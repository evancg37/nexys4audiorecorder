==> flow/design.v <==
`timescale 1ns / 1ps
module Deserializer (
    input logic clock_i,  
    input logic enable_i,  
    output logic done_o,  
    output logic [15:0] data_o,  
    output logic pdm_clk_o = 1'b0,  
    input logic pdm_data_i,  
    output logic pdm_lrsel_o = 1'b0  
);
logic [15:0] shift;
integer data_count = 0;
always_ff @ (posedge clock_i)
begin
    if (enable_i) begin
        pdm_clk_o = ~pdm_clk_o;
        if (done_o)
            done_o <= 1'b0;
        shift <= shift << 1;  
        shift[0] <= pdm_data_i;  
        data_count = data_count + 1;
        if (data_count > 15) begin  
             done_o <= 1'b1;
             data_o <= shift;
             data_count = 0;
        end
    end
end
endmodule
== Step by step through the tools: Deserializer ==
Tool output for the design above, in the order of the flow.
Line numbers count from 1 in the design file above.
Operators carry their Yosys type and port widths (W data, S select, Z words).
Not given: n/a
Set-up
  design top: Deserializer
  clock: clock_i
  library: sky130hd
  library corner: tt_025C_1v80

== After elaboration ==
Source: Yosys, flattened and elaborated, memories not mapped. Widths are those after wreduce. Registers that Yosys merges into a memory's read port (data or address) are not register bits. Print and check cells do not count. Equal cells are merged and count once.
Bit counts
  bits of input ports: 3
  word-level cells: 10
  output and inout bits: 19
  flip-flop bits (word level): 66
Cells by class
  bitwise gates (word level): 1
  magnitude comparators: 1
  add/sub/neg operators: 1
  reduce/logical cells: 1
Operators with widths (count)
  $add A32 B2 Y32 const B: 1
  $gt A32 B5 Y1 const B: 1
  $reduce_and A2 Y1: 1
  $not A1 Y1: 1

== Logic depth ==
Longest topological path by Yosys (ltp), each cell counted once; first at word level (registers and memories cut), then after technology mapping (sequential cells cut; the memories' decode and read muxes count).
Logic depth
  depth after elaboration: 3
  ABC_AREA: 0
  mapped depth: 9
  depth with buffers taken out: 8

== Mapped cells and area ==
Source: synth_stat.txt of the flow (Yosys; design flattened, memories mapped). It holds for the ABC_AREA given above (unset counts as 0); a run with the other value may have another netlist.
Cells by type
  sky130_fd_sc_hd__edfxtp_1: count 66, area in all 1.98E+03 µm²
  sky130_fd_sc_hd__xnor2_1: count 18, area in all 157.651 µm²
  sky130_fd_sc_hd__nor2_1: count 27, area in all 101.347 µm²
  sky130_fd_sc_hd__xor2_1: count 11, area in all 96.342 µm²
  sky130_fd_sc_hd__nand3_1: count 18, area in all 90.086 µm²
  sky130_fd_sc_hd__and3_1: count 10, area in all 62.56 µm²
  sky130_fd_sc_hd__nor3_1: count 11, area in all 55.053 µm²
  sky130_fd_sc_hd__nand4_1: count 8, area in all 50.048 µm²
  sky130_fd_sc_hd__nand2_1: count 12, area in all 45.043 µm²
  sky130_fd_sc_hd__nor4_1: count 7, area in all 43.792 µm²
  sky130_fd_sc_hd__and2_1: count 6, area in all 37.536 µm²
  sky130_fd_sc_hd__and4_1: count 4, area in all 35.034 µm²
  sky130_fd_sc_hd__a21oi_1: count 6, area in all 30.029 µm²
  sky130_fd_sc_hd__clkbuf_1: count 7, area in all 26.275 µm²
  sky130_fd_sc_hd__nand4b_1: count 3, area in all 26.275 µm²
  sky130_fd_sc_hd__nor4b_1: count 3, area in all 26.275 µm²
  sky130_fd_sc_hd__ha_1: count 2, area in all 25.024 µm²
  sky130_fd_sc_hd__a211oi_1: count 3, area in all 22.522 µm²
Other cell types: 23; their cells: 33.
Synthesis totals
  mapped flip-flops: 66
  sequential part of the area: 1981.9 µm²
  cell area after synthesis: 3179.3 µm²
  buffers: 9
  mapped cells: 255

== Worst setup path after synthesis ==
Path of least setup slack by OpenSTA after synthesis, without wires, with an ideal clock, recovery checks aside; 20% of the period is set as input and as output delay. Where synthesis merged equal registers, the netlist keeps one of their names.
Timing post-synthesis
  kind: register -> register
  start: register data_count[0]
  end: register data_o[0]
  setup time: 0.319 ns
  period: 3.09 ns
  delay of the path: 3.042 ns
  path buffers: 1
  launch time at the first pin: 0.000 ns
  arrival time: 2.723 ns
  setup slack: 0.048 ns
  driving pins on the path: 10
  data required time: 2.771 ns
  synthesis period reached: 3.042 ns
"delay of the path" is the arrival time less input delay plus setup time.
"driving pins on the path" counts driving pins, that of a launching flip-flop among them; a cell with two outputs on the path counts twice.
"synthesis period reached" is the clock period less the worst setup slack; recovery checks do not enter. This is arithmetic on one report: input and output delays are still those of the set period (20% each).
The rows between start and end are the longest chain of elaborated cells between them; the timing report does not say that the signal goes this way. Where chains are equally long, one stands for them.
A line is the first line of the expression or statement that the cell stems from. Yosys adds cells for indexed reads and writes and turns some case tables into memories.
Between the ends, post-synthesis
  cell sequence: sky130_fd_sc_hd__edfxtp_1 > sky130_fd_sc_hd__ha_1 > sky130_fd_sc_hd__and4_1 > sky130_fd_sc_hd__clkbuf_1 > sky130_fd_sc_hd__nand4_1 > sky130_fd_sc_hd__mux2i_1 > sky130_fd_sc_hd__or4_1 > sky130_fd_sc_hd__nor4_1 > sky130_fd_sc_hd__a41oi_2 > sky130_fd_sc_hd__and2_1
  length of the longest elaborated chain: 3
  elaborated cells between the ends (all ways): 3
  RTL lines with such cells: 2
  those cells by class: add/sub: 1; compare: 1; reduce/logical: 1
RTL lines, path post-synthesis
  from (decl): RTL line 12  | integer data_count = 0;
  from (assign): RTL line 21  | data_count = data_count + 1;
  from (assign): RTL line 25  | data_count = 0;
  $add A32 B2 Y32: RTL line 21
  $gt A32 B5 Y1: RTL line 22  | if (data_count > 15) begin
  $reduce_and A2 Y1
  to (assign): RTL line 24  | data_o <= shift;
  to (decl): RTL line 6  | output logic [15:0] data_o,

== Worst path after layout ==
From the final timing report of flow run A: the path of least setup slack in the routed layout; clock arrival at registers is part of the times.
Timing after layout
  kind: register -> register
  start: register data_count[5]
  end: register data_o[8]
  data required time: 5.57 ns
  setup time: 0.36 ns
  period: 5.6 ns
  driving pins on the path: 9
  setup slack: 1.52 ns
  launch time at the first pin: 0.35 ns
  arrival time: 4.05 ns
  path buffers: 1
The rows between start and end are the longest chain of elaborated cells between them; the timing report does not say that the signal goes this way. Where chains are equally long, one stands for them.
Between the ends, after layout
  cell sequence: sky130_fd_sc_hd__edfxtp_1 > sky130_fd_sc_hd__clkbuf_1 > sky130_fd_sc_hd__nand4_1 > sky130_fd_sc_hd__nor4_1 > sky130_fd_sc_hd__nand4_1 > sky130_fd_sc_hd__xnor2_1 > sky130_fd_sc_hd__nor4_1 > sky130_fd_sc_hd__a41oi_2 > sky130_fd_sc_hd__and2_1
  length of the longest elaborated chain: 3
  elaborated cells between the ends (all ways): 3
  RTL lines with such cells: 2
  those cells by class: add/sub: 1; compare: 1; reduce/logical: 1
RTL lines, path after layout
  from (decl): RTL line 12  | integer data_count = 0;
  from (assign): RTL line 21  | data_count = data_count + 1;
  from (assign): RTL line 25  | data_count = 0;
  $add A32 B2 Y32: RTL line 21
  $gt A32 B5 Y1: RTL line 22  | if (data_count > 15) begin
  $reduce_and A2 Y1
  to (assign): RTL line 24  | data_o <= shift;
  to (decl): RTL line 6  | output logic [15:0] data_o,

## Implementation results

Flow measurements of Deserializer on sky130hd: 2 stored runs with different settings, listed in no order. Input and output delays are each 20% of the period that was set; the output load is 0.01 pF.
"achieved clock period (ns)" is the run's clock period less its worst setup slack. It is reckoned from that one timing run; input and output delays stay at 20% of the period that was set.
"worst setup path time (ns)" = time allowed to the worst setup path (clock period - input delay - output delay, where it has them) - its slack; a late launch clock adds to it, a late capture clock takes from it.
"finish__power__total" is the tool's figure for a default switching activity; nothing was simulated.

Flow files of flow run A
==> flow/run.sh <==
#!/bin/bash
# the make line also repeats the synthesis and layout settings of config.mk as NAME=value (left out here)
make -C /OpenROAD-flow-scripts/flow DESIGN_CONFIG=/design/flow/config.mk WORK_HOME=/design/flow/orfs CLKGATE_MAP_FILE= finish
==> flow/config.mk <==
export PLATFORM = sky130hd
export DESIGN_NAME = Deserializer
export DESIGN_NICKNAME = Deserializer
export VERILOG_FILES = /design/flow/design.v
export SDC_FILE = /design/flow/constraint.sdc
export NUM_CORES = 4
export LEC_CHECK = 0
export CAP_MARGIN = 40
export CORE_MARGIN = 2
export CORE_UTILIZATION = 29
export CTS_CLUSTER_DIAMETER = 352
export GPL_TIMING_DRIVEN = 0
export MAX_ROUTING_LAYER = met5
export MIN_ROUTING_LAYER = met1
export PLACE_DENSITY_LB_ADDON = 0.11
export SETUP_SLACK_MARGIN = 1.09
export SLEW_MARGIN = 20
==> flow/constraint.sdc <==
create_clock -name core_clock -period 5.6 [get_ports {clock_i}]
set_input_delay 1.1200 -clock core_clock [delete_from_list [all_inputs] [get_ports {clock_i}]]
set_output_delay 1.1200 -clock core_clock [all_outputs]
set_load 0.01 [all_outputs]

report of flow run A
yosys chip area after synthesis (um^2): 3179.3
finish__design__die__area: 11816.8
finish__design__instance__area__stdcell: 3769.9
finish__design__instance__utilization: 0.3508
finish__timing__setup__ws: 1.519
finish__timing__setup__tns: 0.000
finish__timing__hold__ws: 0.423
finish__power__total: 1.110e-03
achieved clock period (ns): 4.081
worst setup path time (ns): 4.08
worst setup path kind: register -> register

Flow files of flow run B
==> flow/run.sh <==
#!/bin/bash
# the make line also repeats the synthesis and layout settings of config.mk as NAME=value (left out here)
make -C /OpenROAD-flow-scripts/flow DESIGN_CONFIG=/design/flow/config.mk WORK_HOME=/design/flow/orfs CLKGATE_MAP_FILE= finish
==> flow/config.mk <==
export PLATFORM = sky130hd
export DESIGN_NAME = Deserializer
export DESIGN_NICKNAME = Deserializer
export VERILOG_FILES = /design/flow/design.v
export SDC_FILE = /design/flow/constraint.sdc
export NUM_CORES = 4
export LEC_CHECK = 0
export ABC_AREA = 0
export CAP_MARGIN = 40
export CORE_MARGIN = 2
export CORE_UTILIZATION = 22
export CTS_CLUSTER_DIAMETER = 86
export CTS_CLUSTER_SIZE = 56
export GPL_ROUTABILITY_DRIVEN = 0
export MAX_ROUTING_LAYER = met5
export PLACE_DENSITY_LB_ADDON = 0.04
export SETUP_SLACK_MARGIN = 0.48
export SLEW_MARGIN = 20
export TNS_END_PERCENT = 15
==> flow/constraint.sdc <==
create_clock -name core_clock -period 2.0 [get_ports {clock_i}]
set_input_delay 0.4000 -clock core_clock [delete_from_list [all_inputs] [get_ports {clock_i}]]
set_output_delay 0.4000 -clock core_clock [all_outputs]
set_load 0.01 [all_outputs]

report of flow run B
yosys chip area after synthesis (um^2): 3179.3
finish__design__die__area: 15429.4
finish__design__instance__area__stdcell: 4907.2
finish__design__instance__utilization: 0.3508
finish__timing__setup__ws: -0.612
finish__timing__setup__tns: -16.593
finish__timing__hold__ws: 0.429
finish__power__total: 3.575e-03
achieved clock period (ns): 2.612
worst setup path time (ns): 2.61
worst setup path kind: register -> register
