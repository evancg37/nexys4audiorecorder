==> flow/design.v <==
`timescale 1ns / 1ps
module Serializer (
    input logic clock_i,
    input logic enable_i,
    output logic done_o,  
    input logic [15:0] Data_i,  
    output logic pwm_audio_o,  
    output logic pwm_sdaudio_o = 1'b1,  
    output logic voice_indicator
);
parameter THRESHOLD = 56;
integer data_clock = 0;
logic [15:0] shift;
integer clock_count = 0;
integer pwm_high_count = 0;
integer pwm_clock_count = 0;
always_ff @ (posedge clock_i) begin
    if (enable_i) begin  
        pwm_clock_count = pwm_clock_count + 1;
        if (pwm_audio_o)
            pwm_high_count = pwm_high_count + 1;
        if (pwm_clock_count > 100) begin
            if (pwm_high_count >= THRESHOLD)
                voice_indicator <= 1'b1;
            else
                voice_indicator <= 1'b0;
            pwm_high_count = 0;
            pwm_clock_count = 0;
        end
    end
    else
        voice_indicator <= 1'b0;
end
initial
    pwm_sdaudio_o = 1'b1;
always_ff @ (posedge clock_i)
begin
    if (enable_i) begin
        if (done_o)
            done_o <= 1'b0;
        shift = shift >> 1;
        pwm_audio_o <= shift[0];
        shift[15] = Data_i[data_clock];       
        data_clock = data_clock + 1;  
        if (data_clock > 15)  
            done_o <= 1'b1;
    end
end
endmodule
* From RTL to reports: Serializer
Tool output for the design above, in the order of the flow.
Line numbers count from 1 in the design file above.
Library cell names are shortened.
Not given: n/a
- Top :: Serializer
- Clock port :: clock_i
- Standard-cell library :: sky130hd
- Timing corner :: tt_025C_1v80

* Word level
Counts by Yosys on the flattened word-level netlist (proc, flatten, opt, wreduce; memories kept). Register bits leave out memories and registers merged into their read ports (data or address). Print and check cells are left out. Cells with the same type and inputs are merged into one.
- Output and inout bits :: 4
- Flip-flop bits (word level) :: 115
- Add/sub/neg operators :: 3
- $lt $le $gt $ge :: 3
- Mux-type cells :: 3
- Shifts and indexed selects :: 1
** Operators by type and width (number)
- 32-bit by 2-bit adder with 32-bit output (second input constant) :: 3
- 32-bit two-way mux :: 2
- 16-bit by 32-bit indexed select with 1-bit output :: 1
- 32-bit by 5-bit greater-than comparator with 1-bit output (second input constant) :: 1
- 32-bit by 7-bit greater-or-equal comparator with 1-bit output (second input constant) :: 1
- 32-bit by 8-bit greater-than comparator with 1-bit output (second input constant) :: 1
- 1-bit two-way mux :: 1

* Logic depth
Depth = most cells in a row (Yosys ltp): at word level without a register or memory, in the mapped netlist without a sequential cell, where the memories' decode and read muxes count.
- Depth after elaboration :: 5
- ABC_AREA :: 1
- Mapped depth :: 18
- Mapped depth without buffers :: 17

* After synthesis
Source: synth_stat.txt of the flow (Yosys; design flattened, memories mapped). It holds for the ABC_AREA given above (unset counts as 0); a run with the other value may have another netlist.
** Cells by type
- edfxtp_1 :: number 113, total area 3.39E+03 um2
- nand2_1 :: number 260, total area 975.936 um2
- nor2_1 :: number 181, total area 679.402 um2
- inv_1 :: number 121, total area 454.186 um2
- nand3_1 :: number 59, total area 295.283 um2
- xor2_1 :: number 30, total area 262.752 um2
- nand4_1 :: number 26, total area 162.656 um2
- a21oi_2 :: number 16, total area 140.134 um2
- xnor2_1 :: number 16, total area 140.134 um2
- nor3_1 :: number 23, total area 115.11 um2
- buf_6 :: number 6, total area 67.565 um2
- o21ai_0 :: number 13, total area 65.062 um2
- nand3b_1 :: number 8, total area 60.058 um2
- ha_1 :: number 4, total area 50.048 um2
- nand3_2 :: number 4, total area 40.038 um2
- o221ai_1 :: number 4, total area 35.034 um2
- nor2_2 :: number 5, total area 31.28 um2
- nor4_1 :: number 4, total area 25.024 um2
Other cell types: 16; their cells: 24.
- Standard cells after synthesis :: 917
- Mapped flip-flops :: 114
- Sequential area :: 3413.3 um2
- Cell area after synthesis :: 7169.4 um2

* Worst setup path after synthesis
Path of least setup slack by OpenSTA after synthesis, without wires, with an ideal clock, recovery checks aside; 20% of the period is set as input and as output delay. Where synthesis merged equal registers, the netlist keeps one of their names.
- Path type :: register to register
- Start :: register pwm_clock_count[0]
- End :: register pwm_clock_count[21]
- Delay of the path :: 2.269 ns
- Setup slack :: 0.611 ns
- Clock period :: 2.88 ns
- Buffers on the path :: 1
- Driving pins on the path :: 12
- Setup time :: 0.265 ns
- Arrival :: 2.004 ns
- Synthesis period reached :: 2.269 ns
"delay of the path" = arrival - input delay + setup time.
"driving pins on the path" counts driving pins, that of a launching flip-flop among them; a cell with two outputs on the path counts twice.
"synthesis period reached" = period - worst setup slack (recovery checks aside). The figure is calculated, with input and output delays left at 20% of the set period.
Between the ends stands the longest chain of elaborated cells between them, by number of cells; it is not shown to be the way that was timed. Of several equally long chains one is given.
Each line given opens the expression or statement behind the cell; cells for indexed reads and writes are added by Yosys, which also makes memories of some case tables.
- Path through :: edfxtp_1 -> ha_1 -> nand3_2 -> xor2_1 -> inv_1 -> nor2_1 -> nand3_1 -> a21oi_1 -> nor2_1 -> a21oi_4 -> buf_6 -> a21oi_2
- Cells in the longest elaborated chain :: 2
** Ends and longest elaborated chain, post-synthesis
- start: declaration :: line 16 : integer pwm_clock_count = 0;
- start: assignment :: line 19 : pwm_clock_count = pwm_clock_count + 1;
- start: assignment :: line 28 : pwm_clock_count = 0;
- 32-bit by 2-bit adder with 32-bit output :: line 19
- 32-bit by 8-bit greater-than comparator with 1-bit output :: line 22 : if (pwm_clock_count > 100) begin
- end: assignment :: line 19
- end: assignment :: line 28
- end: declaration :: line 16

* Worst path after layout
Path of least setup slack in the final report of record 2 (OpenROAD, finished layout, wires in). Where an end is a register, its clock arrival counts in the times.
- Path type :: register to register
- Start :: register data_clock[1]
- End :: register done_o
- Setup slack :: 0.67 ns
- Arrival :: 3.01 ns
- Driving pins on the path :: 15
- Buffers on the path :: 0
- Setup time :: 0.24 ns
- Clock period :: 3.51 ns
Between the ends stands the longest chain of elaborated cells between them, by number of cells; it is not shown to be the way that was timed. Of several equally long chains one is given.
- Path through :: edfxtp_1 -> ha_1 -> nand3_2 -> nor2_1 -> nand2_1 -> nor2_1 -> nand2_1 -> nor2_1 -> xor2_1 -> nor3_1 -> nand2_1 -> nor2_1 -> nand3_1 -> nand2_1 -> inv_1
- Cells in the longest elaborated chain :: 2
** Ends and longest elaborated chain, after layout
- start: declaration :: line 12 : integer data_clock = 0;
- start: assignment :: line 44 : data_clock = data_clock + 1;
- 32-bit by 2-bit adder with 32-bit output :: line 44
- 32-bit by 5-bit greater-than comparator with 1-bit output :: line 45 : if (data_clock > 15)
- end: assignment :: line 40 : done_o <= 1'b0;
- end: assignment :: line 46 : done_o <= 1'b1;
- end: declaration :: line 5 : output logic done_o,

Subject: flow runs of Serializer

Hi,

2 stored runs of Serializer in the flow (synthesis by Yosys, layout by OpenROAD, sky130hd cells), in arbitrary order. Constraints: input delay and output delay 20% of the set period each, output load 0.01 pF.
"clock period achieved" means the clock period less the worst setup slack. The figure is calculated, with input and output delays left at 20% of the set period.
By "total power of the final layout" is meant OpenSTA's value without simulated activity: inputs other than the clock are taken to toggle once in ten clock periods, and the tool carries that through the logic.

** Record 1
- Settings :: period_ns=1.99; CORE_UTILIZATION=45; PLACE_DENSITY_LB_ADDON=0.11; CORE_ASPECT_RATIO=1.21; CELL_PAD_IN_SITES_GLOBAL_PLACEMENT=0; CELL_PAD_IN_SITES_DETAIL_PLACEMENT=2; CTS_CLUSTER_DIAMETER=312; SLEW_MARGIN=15; MAX_ROUTING_LAYER=met4; CAP_MARGIN=20; CORE_MARGIN=2
- Outcome :: no results, clock tree synthesis failed with DPL-0033

** Record 2
- Settings :: period_ns=3.51; CORE_UTILIZATION=16; SETUP_SLACK_MARGIN=0.11; ABC_AREA=1; GPL_TIMING_DRIVEN=0; CAP_MARGIN=20; MAX_ROUTING_LAYER=met4; CORE_MARGIN=2; SLEW_MARGIN=20
- Area of the standard cells in the finished layout :: 8685.8 um2
- Total negative setup slack :: 0.000 ns
- Area inside the die boundary :: 46517.9 um2
- Setup slack of the worst path :: 0.671 ns
- Total power of the final layout :: 0.003594 W
- Clock period achieved :: 2.839 ns
- Final utilization :: 19.6 %
- Synthesized cell area :: 7169.4 um2

Regards
