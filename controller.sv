==> flow/design.v <==
`timescale 1ns / 1ps
module Controller (
    input logic clock,
    input logic clock_1mhz,
    input logic reset_button,
    input logic play_button,
    input logic record_button,
    input logic play_track_switch,
    input logic record_track_switch,
    output logic mic_enable,
    output logic speaker_enable,
    output logic [16:0] memory_address,
    output logic memory_write_a,
    output logic memory_write_b,
    output logic memory_ena_a,
    output logic memory_ena_b,
    input logic [15:0] memory_1_out,
    input logic [15:0] memory_2_out,
    output logic [15:0] memory_out,
    input logic deserializer_done,
    input logic serializer_done
);
logic ALWAYS_ENABLE = 1'b1;
typedef enum logic [2:0] {idle = 3'b000, record1 = 3'b001, record2 = 3'b010, play1 = 3'b011, play2 = 3'b100} states;
states STATE = idle;
states NEXT_STATE = idle;
logic [16:0] counting_address = 17'b0;
logic start_timer = 1'b0;
logic timer_finished;
Timer timer_2s (
    .clock(clock),
    .start(start_timer),
    .finished(timer_finished)
);
always_ff @ (posedge clock)
begin
   if (reset_button)
        STATE <= idle;
    else 
        STATE <= NEXT_STATE;
end
logic internal_deserializer_flag;
logic internal_serializer_flag;
always_ff @ (posedge clock)
begin
    if ((STATE  == record1 || STATE == record2) && deserializer_done) begin
        memory_write_a <= 1'b1;
        memory_write_b <= 1'b1;
    end
    else begin
        memory_write_a <= 1'b0;
        memory_write_b <= 1'b0;   
    end  
    if (STATE == idle) begin
        if (play_button) begin
            if (! start_timer) 
                start_timer <= 1'b1;  
            if (play_track_switch == 1'b0)
                NEXT_STATE <= play1;  
            else if (play_track_switch == 1'b1)
                NEXT_STATE <= play2;  
        end 
        else if (record_button) begin
            if (! start_timer) 
                start_timer <= 1'b1;  
            if (record_track_switch == 1'b0)   
                NEXT_STATE <= record1;
            else if (record_track_switch == 1'b1)  
                NEXT_STATE <= record2;
        end else begin   
            counting_address <= 0;
            NEXT_STATE <= idle;
        end
    end 
    else begin
        if (start_timer) 
            start_timer <= #100 1'b0;  
        if (timer_finished)
           NEXT_STATE <= idle;
        else if (STATE == record1)
            NEXT_STATE <= record1;
        else if (STATE == record2)
            NEXT_STATE <= record2;
        else if (STATE == play1) begin
            NEXT_STATE <= play1;
            memory_out <= memory_1_out;
        end
        else if (STATE == play2) begin
            NEXT_STATE <= play2;
            memory_out <= memory_2_out;
        end
        if (deserializer_done) begin
            if (! internal_deserializer_flag) begin  
                counting_address <= counting_address + 1;   
                internal_deserializer_flag <= 1'b1;
            end
        end else
            internal_deserializer_flag <= 1'b0;
        if (serializer_done) begin
            if (! internal_serializer_flag) begin
                counting_address <= counting_address + 1;
                internal_serializer_flag <= 1'b1;
            end
        end else
            internal_serializer_flag <= 1'b0;
    end
end
always_comb
begin
    case (STATE)
        idle: begin
            mic_enable = 1'b0;
            speaker_enable = 1'b0;
            memory_ena_a = 1'b0;
            memory_ena_b = 1'b0;
            memory_address = 17'b0;    
            mic_enable = 1'b0;
            speaker_enable = 1'b0; 
        end
        record1: begin
            memory_ena_a = 1'b1;
            memory_ena_b = 1'b0;         
            memory_address = counting_address;
            mic_enable = 1'b1;
            speaker_enable = 1'b0;
        end
        record2: begin
            memory_ena_a = 1'b0;
            memory_ena_b = 1'b1;   
            memory_address = counting_address;
            mic_enable = 1'b1;
            speaker_enable = 1'b0;
        end
        play1: begin
            memory_ena_a = 1'b1;
            memory_ena_b = 1'b0;   
            memory_address = counting_address;
            mic_enable = 1'b0;
            speaker_enable = 1'b1;
        end
        play2: begin
            memory_ena_a = 1'b0;
            memory_ena_b = 1'b1;   
            memory_address = counting_address;  
            mic_enable = 1'b0;
            speaker_enable = 1'b1;
        end
        default: begin
            mic_enable = 1'b0;
            speaker_enable = 1'b0;
            memory_ena_a = 1'b0;
            memory_ena_b = 1'b0;
            memory_address = 17'b0;    
            mic_enable = 1'b0;
            speaker_enable = 1'b0; 
        end
    endcase
end
endmodule
`timescale 1ns / 1ps
module Timer (
    input logic clock,
    input logic start,
    output logic finished = 1'b0
);
parameter cycles_2_seconds = 200000000;
logic counting = 1'b0;
integer count = 0;
always_ff @ (posedge clock)
begin
    if (start) begin
        finished <= 1'b0;
        counting <= 1'b1;
    end
    if (counting) begin
        count = count + 1;
        if (count >= cycles_2_seconds) begin
            count = 0;
            counting <= 1'b0;
        end
    end 
    else
        finished <= 1'b1;
end
endmodule
# Tool chain data of Controller
# What the tools print for Controller, step after step.
# Lines are those of the file above, counted from 1.
# Cell names lack the library's common part.
inputs:
  design: "Controller"
  clk_port: "clock"
  library: "sky130hd"
  lib_corner: "tt_025C_1v80"

# After elaboration
# Source: Yosys, flattened and elaborated, memories not mapped. Widths are those after wreduce. Registers that Yosys merges into a memory's read port (data or address) are not register bits. Print and check cells do not count.
classes:
  n_mux: 30
  n_addsub: 2
  reduce_logical: 12
  n_eq: 7
  logic: 4
  n_cmp: 1
op_table:
  columns: ["operator", "n"]
  rows:
  - ["17-bit 2-to-1 mux", 8]
  - ["32-bit by 2-bit adder with 32-bit output with constant B", 1]
  - ["32-bit by 29-bit greater-or-equal comparator with 1-bit output with constant B", 1]
  - ["16-bit 2-to-1 mux", 2]
  - ["3-bit 2-to-1 mux", 8]
  - ["17-bit by 1-bit adder with 17-bit output with constant B", 1]
  - ["1-bit 2-to-1 mux", 10]
  - ["2-bit OR reduction", 4]
  - ["3-bit by 2-bit == test with 1-bit output with constant B", 2]
  - ["6-bit nonzero test", 1]
  - ["5-bit AND reduction", 1]
  - ["1-bit inverter", 4]
  - ["2-bit inequality test with constant B", 2]
  - ["4-bit OR reduction", 1]
  - ["2-bit 2-to-1 mux", 2]
  - ["3-bit by 1-bit == test with 1-bit output with constant B", 1]
  - ["3-bit == test with constant B", 1]
  - ["3-bit inequality test with constant B", 1]
  - ["3-bit logical NOT", 1]
  - ["2-bit AND reduction", 1]
  - ["2-bit nonzero test", 1]
  - ["1-bit logical AND", 1]
  - ["1-bit logical OR", 1]
word_totals:
  out_inout_bits: 39
  reg_bits: 77
  inputBits: 41
  elab_cells: 67

# Logic depth
# Longest topological path by Yosys (ltp), each cell counted once; first at word level (registers and memories cut), then after technology mapping (sequential cells cut; the memories' decode and read muxes count).
depth:
  ltp_word: 7
  abc_area: 0
  mapped_depth: 12
  depth_no_buf: 8

# Mapped cells and area
# Source: synth_stat.txt of the flow (Yosys; design flattened, memories mapped). It holds for the ABC_AREA given above (unset counts as 0); a run with the other value may have another netlist.
mapped:
  ff_cells: 77
  mapped_area_um2: 4699.5
  buffers: 33
  cells: 472
  sequential_area_um2: 2242.2
by_type:
  columns: ["cell_type", "n", "area_total_um2"]
  rows:
  - ["edfxtp_1", 70, 2.1E+03]
  - ["xnor2_1", 29, 253.994]
  - ["nand3_1", 44, 220.211]
  - ["nand2_1", 53, 198.941]
  - ["mux2_2", 16, 180.173]
  - ["and2_1", 23, 143.888]
  - ["dfxtp_1", 7, 140.134]
  - ["xor2_1", 14, 122.618]
  - ["o21ai_1", 20, 100.096]
  - ["nand4_1", 14, 87.584]
  - ["nor2_1", 23, 86.333]
  - ["o21ai_0", 15, 75.072]
  - ["clkbuf_1", 17, 63.811]
  - ["nor4_1", 10, 62.56]
  - ["nor3_1", 11, 55.053]
  - ["nor2b_1", 7, 43.792]
  - ["a21oi_1", 8, 40.038]
  - ["and3_1", 6, 37.536]
# Not listed: further types 39, cells in them 85.
# By module: a second synthesis without flattening, with its own total; a netlist apart from the flattened one above.
unflattened:
  cells_unflattened: 430
  area_unflattened_um2: 4593.2
# Rows give one instance, submodules left out.
modules:
  columns: ["mod", "n_cells", "n_inst", "seq_area_um2", "mod_area_um2"]
  rows:
  - ["Timer", 241, 1, 1001.0, 2306.0]
  - ["Controller", 189, 1, 1241.2, 2287.2]

# Path before layout
# Source: OpenSTA report_checks on the synthesized netlist (no wires, ideal clock, input and output delay 20% of the period each), path of least setup slack; recovery checks are left aside. Register names are those of the netlist, which keeps one name where synthesis merged equal registers.
synth_timing:
  kind: "register to register"
  from: "register timer_2s.count[0]"
  to: "register timer_2s.count[19]"
  required_ns: 2.253
  setup_time_ns: 0.257
  t_arrival_ns: 2.463
  period_ns: 2.51
  delay_ns: 2.720
  launch_ns: 0.000
  path_stages: 11
  path_buffers: 2
  slack_ns: -0.209
  synth_period_reached_ns: 2.719
# "delay_ns" is the arrival time less input delay plus setup time.
# "path_stages": output pins that drive a net of the path, with the launching flip-flop's if there is one; two outputs of one cell count as two.
# "synth_period_reached_ns" = period - worst setup slack (recovery checks aside). The figure is calculated, with input and output delays left at 20% of the set period.
# The rows between start and end are the longest chain of elaborated cells between them; the timing report does not say that the signal goes this way. Where chains are equally long, one stands for them.
# Each line given opens the expression or statement behind the cell; cells for indexed reads and writes are added by Yosys, which also makes memories of some case tables.
synth_between:
  path_cell_list: "edfxtp_1 -> ha_1 -> and4_1 -> clkbuf_1 -> nand3_1 -> nor4_1 -> xnor2_1 -> o2111ai_2 -> nor2_4 -> buf_4 -> o21ai_1"
  elab_chain_cells: 2
  cells_between: 2
  lines_between: 2
  classes_between: "1 x add/sub; 1 x compare"
synth_rtl:
  columns: ["element", "line_no", "rtl"]
  rows:
  - ["start: declaration", 168, "integer count = 0;"]
  - ["start: assignment", 176, "count = count + 1;"]
  - ["start: assignment", 178, "count = 0;"]
  - ["32-bit by 2-bit adder with 32-bit output", 176, null]
  - ["32-bit by 29-bit greater-or-equal comparator with 1-bit output", 177, "if (count >= cycles_2_seconds) begin"]
  - ["end: assignment", 176, null]
  - ["end: assignment", 178, null]
  - ["end: declaration", 168, null]

# Worst path after layout
# From the final timing report of entry A: the path of least setup slack in the routed layout; clock arrival at registers is part of the times.
layout_timing:
  kind: "register to register"
  from: "register timer_2s.count[15]"
  to: "register timer_2s.count[20]"
  period_ns: 2.25
  required_ns: 2.43
  path_stages: 12
  path_buffers: 4
  launch_ns: 0.33
  setup_time_ns: 0.15
  slack_ns: -0.32
  t_arrival_ns: 2.75
# The rows between start and end are the longest chain of elaborated cells between them; the timing report does not say that the signal goes this way. Where chains are equally long, one stands for them.
layout_between:
  path_cell_list: "edfxtp_1 -> nand3_4 -> buf_4 -> nor4_1 -> buf_4 -> a31oi_1 -> a32o_2 -> a221oi_4 -> buf_12 -> buf_8 -> nand3_1 -> o21ai_1"
  elab_chain_cells: 2
  cells_between: 2
  lines_between: 2
  classes_between: "1 x add/sub; 1 x compare"
layout_rtl:
  columns: ["element", "line_no", "rtl"]
  rows:
  - ["start: declaration", 168, "integer count = 0;"]
  - ["start: assignment", 176, "count = count + 1;"]
  - ["start: assignment", 178, "count = 0;"]
  - ["32-bit by 2-bit adder with 32-bit output", 176, null]
  - ["32-bit by 29-bit greater-or-equal comparator with 1-bit output", 177, "if (count >= cycles_2_seconds) begin"]
  - ["end: assignment", 176, null]
  - ["end: assignment", 178, null]
  - ["end: declaration", 168, null]

==> runs of Controller <==
Design Controller on sky130hd. What follows are 2 stored runs of the flow, each under its own settings; their order means nothing. The constraints put input and output delay at 20% of the set period each and load the outputs with 0.01 pF.
"period_reached_ns" is the run's clock period less its worst setup slack. It is reckoned from that one timing run; input and output delays stay at 20% of the period that was set.
"critical_path_time_ns": the worst setup path's part of the clock period (all of it between registers, 20% less for each end at a port) less its slack. A launch clock that arrives late makes it longer, a capture clock that arrives late makes it shorter.
"design_power_uw" rests on the timing tool's default activity at the inputs, not on a simulated workload.

--- entry A ---
==> flow/run.sh <==
#!/bin/bash
# the make line also repeats the synthesis and layout settings of config.mk as NAME=value (left out here)
make -C /OpenROAD-flow-scripts/flow DESIGN_CONFIG=/design/flow/config.mk WORK_HOME=/design/flow/orfs CLKGATE_MAP_FILE= finish
==> flow/config.mk <==
export PLATFORM = sky130hd
export DESIGN_NAME = Controller
export DESIGN_NICKNAME = Controller
export VERILOG_FILES = /design/flow/design.v
export SDC_FILE = /design/flow/constraint.sdc
export NUM_CORES = 4
export LEC_CHECK = 0
export ABC_AREA = 0
export CAP_MARGIN = 30
export CELL_PAD_IN_SITES_GLOBAL_PLACEMENT = 1
export CORE_ASPECT_RATIO = 1.58
export CORE_MARGIN = 2
export CORE_UTILIZATION = 55
export GPL_ROUTABILITY_DRIVEN = 0
export MIN_ROUTING_LAYER = met1
export PLACE_DENSITY = 0.77
export SETUP_SLACK_MARGIN = 0.07
export SLEW_MARGIN = 20
==> flow/constraint.sdc <==
create_clock -name core_clock -period 2.25 [get_ports {clock}]
set_input_delay 0.4500 -clock core_clock [delete_from_list [all_inputs] [get_ports {clock}]]
set_output_delay 0.4500 -clock core_clock [all_outputs]
set_load 0.01 [all_outputs]

==> results, as YAML <==
results:
  post_route_stdcell_area_um2: 7080.5
  ys_area_um2: 4699.5
  period_reached_ns: 2.571
  worstSetupSlack_ns: -0.321
  design_power_uw: 8727
  timing.hold.ws_ns: 0.459
  dieArea_um2: 9319.5
  utilization_pct: 84.7
  fin_tns_ns: -8.179
  critical_path_time_ns: 2.57
  critical_path_type: "register to register"

--- entry B ---
==> flow/run.sh <==
#!/bin/bash
# the make line also repeats the synthesis and layout settings of config.mk as NAME=value (left out here)
make -C /OpenROAD-flow-scripts/flow DESIGN_CONFIG=/design/flow/config.mk WORK_HOME=/design/flow/orfs CLKGATE_MAP_FILE= finish
==> flow/config.mk <==
export PLATFORM = sky130hd
export DESIGN_NAME = Controller
export DESIGN_NICKNAME = Controller
export VERILOG_FILES = /design/flow/design.v
export SDC_FILE = /design/flow/constraint.sdc
export NUM_CORES = 4
export LEC_CHECK = 0
export CAP_MARGIN = 20
export CORE_MARGIN = 2
export CORE_UTILIZATION = 40
export SLEW_MARGIN = 20
==> flow/constraint.sdc <==
create_clock -name core_clock -period 3.82 [get_ports {clock}]
set_input_delay 0.7640 -clock core_clock [delete_from_list [all_inputs] [get_ports {clock}]]
set_output_delay 0.7640 -clock core_clock [all_outputs]
set_load 0.01 [all_outputs]

==> results, as YAML <==
results:
  post_route_stdcell_area_um2: 5824.3
  ys_area_um2: 4699.5
  period_reached_ns: 3.316
  worstSetupSlack_ns: 0.504
  design_power_uw: 4008
  timing.hold.ws_ns: 0.453
  dieArea_um2: 12631.5
  utilization_pct: 51.0
  fin_tns_ns: 0.000
  critical_path_time_ns: 3.32
  critical_path_type: "register to register"
